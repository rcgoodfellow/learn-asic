==> flow/design.v <==
module morse (
    input wire logic clk,
    output     logic emitter
);
logic [7:0] program_memory [0:255];
logic [7:0] pc;
logic [1:0] op;
logic is_spc;
logic busy = 0;
logic [63:0] dit_c = 0;
initial begin
    program_memory[0]   <= 8'b10000000;
    program_memory[1]   <= 8'b00000000;
    program_memory[2]   <= 8'b01000000;
    program_memory[3]   <= 8'b00000000;
    program_memory[4]   <= 8'b10000000;
    program_memory[5]   <= 8'b00000000;
    program_memory[6]   <= 8'b00000000;
    program_memory[7]   <= 8'b00000000;
end
always @( posedge clk ) begin
    if ( busy == 1'b0 ) begin
        op = program_memory[pc][7:6];
        if ( op == 2'b00 ) begin
            is_spc = 1'b1;
            dit_c = 50000000;
        end
        else if ( op == 2'b10 ) begin
            is_spc = 1'b0;
            dit_c = 50000000;
        end
        else if ( op == 2'b01 ) begin
            is_spc = 1'b0;
            dit_c = 250000000;
        end
        if ( pc == 8'h7 ) begin
            pc = 8'h00;
        end
        else begin
            pc = pc + 8'h1;
        end
    end
    if ( dit_c > 64'h0 ) begin
        busy = 1'b1;
        dit_c = dit_c - 1;
        if ( is_spc == 1'b1 ) begin
            emitter = 1'b0;
        end
        else begin
            emitter = 1'b1;
        end
    end
    else begin
        emitter = 1'b0;
        busy = 1'b0;
    end
end
endmodule
==> Tool chain data of morse <==
Tool output for the design above, in the order of the flow.
Lines are those of the file above, counted from 1.
Library cell names are shortened.
{ "inputs": {"design": "morse", "clk_port": "clk", "lib": "sky130hd", "pvt_corner": "tt_025C_1v80"} }

==> Elaborated design <==
Source: Yosys, flattened and elaborated, memories not mapped. Widths are those after wreduce. Print and check cells do not count. Equal cells are merged and count once.
Memory sizes are those after Yosys's memory passes, which may raise the word count (mostly to a power of two), join words into wider ones and drop unused or constant bits.
{ "op_classes": {"mux": 13, "n_reduce_logical": 1, "equal": 3, "n_cmp": 1, "add_sub_neg": 2} }
{ "ops": {"columns": ["operator", "count"], "rows": [
  ["2-to-1 mux 64 bit", 5],
  ["subtractor 64 x 1 -> 64 bit (second input constant)", 1],
  ["greater-than comparator 64 x 1 -> 1 bit (second input constant)", 1],
  ["2-to-1 mux 8 bit", 2],
  ["adder 8 x 1 -> 8 bit (second input constant)", 1],
  ["== test 8 x 3 -> 1 bit (second input constant)", 1],
  ["2-to-1 mux 1 bit", 6],
  ["== test 2 x 1 -> 1 bit (second input constant)", 1],
  ["== test 2 bit (second input constant)", 1],
  ["zero test 2 bit", 1]
]} }
{ "word_totals": {"elab_cells": 26, "clocked_rd_ports_x_width": 2, "n_memories": 1, "output_inout_bits": 1, "rom_bits": 512, "reg_bits": 75} }
{ "memory_table": {"columns": ["name", "size", "word_bits", "read_ports", "write_ports", "line_no", "rtl"], "rows": [
  ["program_memory", 256, 2, 1, 0, 5, "logic [7:0] program_memory [0:255];"]
]} }

==> Longest topological paths <==
Depth = most cells in a row (Yosys ltp): at word level without a register or memory, in the mapped netlist without a sequential cell, where the memories' decode and read muxes count.
{ "depth": {"ltp_word": 7, "abc_area": 1, "depth_mapped": 19, "mapped_depth_nobuf": 15} }

==> After synthesis <==
The flow's flattened synthesis, as Yosys stat reports it; memories are mapped. The netlist is that of the ABC_AREA named above (0 if unset); the other value can give another one.
Totals and module areas in this step are rounded.
{ "by_type": {"columns": ["cell", "count"], "rows": [
  ["dfxtp_1", 69],
  ["nand2_1", 250],
  ["nor2_1", 111],
  ["inv_1", 110],
  ["nand3_1", 71],
  ["edfxtp_1", 8],
  ["o21ai_0", 48],
  ["nand4_1", 29],
  ["xor2_1", 19],
  ["nand3_2", 12],
  ["buf_6", 10],
  ["a21oi_1", 20],
  ["nor2_2", 16],
  ["xnor2_1", 7],
  ["nand2_2", 8],
  ["nor2_4", 4],
  ["nor3_1", 9],
  ["ha_1", 3]
]} }
Other cell types: 19; their cells: 40.
{ "mapped": {"buf_cells": 19, "flip_flops": 77, "mapped_area_um2": 5270, "seqArea_um2": 1620, "stdcells": 844} }

==> Path before layout <==
OpenSTA on the mapped netlist: ideal clock, no wires. The path of least setup slack (recovery checks aside). Input and output delay are each 20% of the period. Register names are those of the netlist, which keeps one name where synthesis merged equal registers.
{ "synth_timing": {"kind": "register to register", "from": "register busy", "to": "register dit_c[46]", "t_arrival_ns": 2.520, "setup_ns": 0.118, "setup_slack_ns": 1.803, "clock_period_ns": 4.44, "delay_ns": 2.638, "launch_ns": 0.000, "stages": 18, "synth_period_reached_ns": 2.637} }
"delay_ns" is the arrival time less input delay plus setup time.
"stages" counts driving pins, that of a launching flip-flop among them; a cell with two outputs on the path counts twice.
"synth_period_reached_ns" = period - worst setup slack (recovery checks aside). The figure is calculated, with input and output delays left at 20% of the set period.
Between the ends stands the longest chain of elaborated cells between them, by number of cells; it is not shown to be the way that was timed. Of several equally long chains one is given.
Each line given opens the expression or statement behind the cell; cells for indexed reads and writes are added by Yosys, which also makes memories of some case tables.
A register here has more assigning lines than the two given.
{ "synth_via": {"path_cell_list": "dfxtp_1 nor2_2 nor2_4 buf_6 buf_6 buf_6 buf_2 buf_2 nand2_1 ha_1 nand2_1 nor2_1 inv_1 nor2_1 nand2_1 nor2_2 nand2_1 xor2_1", "elab_chain_len": 3} }
{ "synth_lines": {"columns": ["element", "line_no", "rtl"], "rows": [
  ["from (decl)", 9, "logic busy = 0;"],
  ["from (assign)", 44, "busy = 1'b1;"],
  ["from (assign)", 55, "busy = 1'b0;"],
  ["2-to-1 mux 64 bit", 22, "if ( busy == 1'b0 ) begin"],
  ["subtractor 64 x 1 -> 64 bit", 45, "dit_c = dit_c - 1;"],
  ["2-to-1 mux 64 bit", 43, "if ( dit_c > 64'h0 ) begin"],
  ["to (assign)", 34, "dit_c = 250000000;"],
  ["to (assign)", 45, null],
  ["to (decl)", 10, "logic [63:0] dit_c = 0;"]
]} }

==> Worst path after layout <==
From the final timing report of job 1: the path of least setup slack in the routed layout; clock arrival at registers is part of the times.
{ "layout_timing": {"kind": "register to register", "from": "register busy", "to": "register dit_c[26]", "setup_ns": 0.08, "clock_period_ns": 2.84, "setup_slack_ns": 0.29, "stages": 11, "launch_ns": 0.36, "t_arrival_ns": 2.83} }
Between the ends stands the longest chain of elaborated cells between them, by number of cells; it is not shown to be the way that was timed. Of several equally long chains one is given.
A register here has more assigning lines than the two given.
{ "layout_via": {"path_cell_list": "dfxtp_1 nor2_2 nor2_4 buf_12 buf_4 o21ai_0 nand4_1 nor3_1 nand2_2 clkinv_2 a21oi_1", "elab_chain_len": 3} }
{ "layout_lines": {"columns": ["element", "line_no", "rtl"], "rows": [
  ["from (decl)", 9, "logic busy = 0;"],
  ["from (assign)", 44, "busy = 1'b1;"],
  ["from (assign)", 55, "busy = 1'b0;"],
  ["2-to-1 mux 64 bit", 22, "if ( busy == 1'b0 ) begin"],
  ["subtractor 64 x 1 -> 64 bit", 45, "dit_c = dit_c - 1;"],
  ["2-to-1 mux 64 bit", 43, "if ( dit_c > 64'h0 ) begin"],
  ["to (assign)", 34, "dit_c = 250000000;"],
  ["to (assign)", 45, null],
  ["to (decl)", 10, "logic [63:0] dit_c = 0;"]
]} }

Add stored flow runs of morse

Record of 2 stored runs of the RTL-to-layout flow on morse, platform sky130hd. The runs are unordered. Constraints: input delay and output delay 20% of the set period each, output load 0.01 pF.
"design_power_mw" rests on the timing tool's default activity at the inputs, not on a simulated workload.
Values from the reports are rounded here.

Job 1
==> flow/run.sh <==
#!/bin/bash
# the make line also repeats the synthesis and layout settings of config.mk as NAME=value (left out here)
make -C /OpenROAD-flow-scripts/flow DESIGN_CONFIG=/design/flow/config.mk WORK_HOME=/design/flow/orfs CLKGATE_MAP_FILE= finish
==> flow/config.mk <==
export PLATFORM = sky130hd
export DESIGN_NAME = morse
export DESIGN_NICKNAME = morse
export VERILOG_FILES = /design/flow/design.v
export SDC_FILE = /design/flow/constraint.sdc
export NUM_CORES = 4
export LEC_CHECK = 0
export ABC_AREA = 1
export CAP_MARGIN = 0
export CELL_PAD_IN_SITES_GLOBAL_PLACEMENT = 0
export CORE_MARGIN = 2
export CORE_UTILIZATION = 57
export CTS_CLUSTER_DIAMETER = 88
export GPL_ROUTABILITY_DRIVEN = 1
export MAX_ROUTING_LAYER = met5
export SLEW_MARGIN = 0
==> flow/constraint.sdc <==
create_clock -name core_clock -period 2.84 [get_ports {clk}]
set_input_delay 0.5680 -clock core_clock [delete_from_list [all_inputs] [get_ports {clk}]]
set_output_delay 0.5680 -clock core_clock [all_outputs]
set_load 0.01 [all_outputs]

==> results of job 1, as JSON <==
{
  "final_setup_ws_ns": 0.292,
  "final_cell_area_um2": 5620,
  "die_um2": 10000,
  "post_route_util_pct": 61.7,
  "design_power_mw": 2.12,
  "post_synth_area_um2": 5270,
  "fin_tns_ns": 0.000
}

Job 2
==> flow/run.sh <==
#!/bin/bash
# the make line also repeats the synthesis and layout settings of config.mk as NAME=value (left out here)
make -C /OpenROAD-flow-scripts/flow DESIGN_CONFIG=/design/flow/config.mk WORK_HOME=/design/flow/orfs CLKGATE_MAP_FILE= finish
==> flow/config.mk <==
export PLATFORM = sky130hd
export DESIGN_NAME = morse
export DESIGN_NICKNAME = morse
export VERILOG_FILES = /design/flow/design.v
export SDC_FILE = /design/flow/constraint.sdc
export NUM_CORES = 4
export LEC_CHECK = 0
export CAP_MARGIN = 20
export CORE_MARGIN = 2
export CORE_UTILIZATION = 41
export SLEW_MARGIN = 20
==> flow/constraint.sdc <==
create_clock -name core_clock -period 3.36 [get_ports {clk}]
set_input_delay 0.6720 -clock core_clock [delete_from_list [all_inputs] [get_ports {clk}]]
set_output_delay 0.6720 -clock core_clock [all_outputs]
set_load 0.01 [all_outputs]

==> results of job 2, as JSON <==
{
  "final_setup_ws_ns": 0.327,
  "final_cell_area_um2": 4170,
  "die_um2": 10100,
  "post_route_util_pct": 45.8,
  "design_power_mw": 1.70,
  "post_synth_area_um2": 3800,
  "fin_tns_ns": 0.000
}
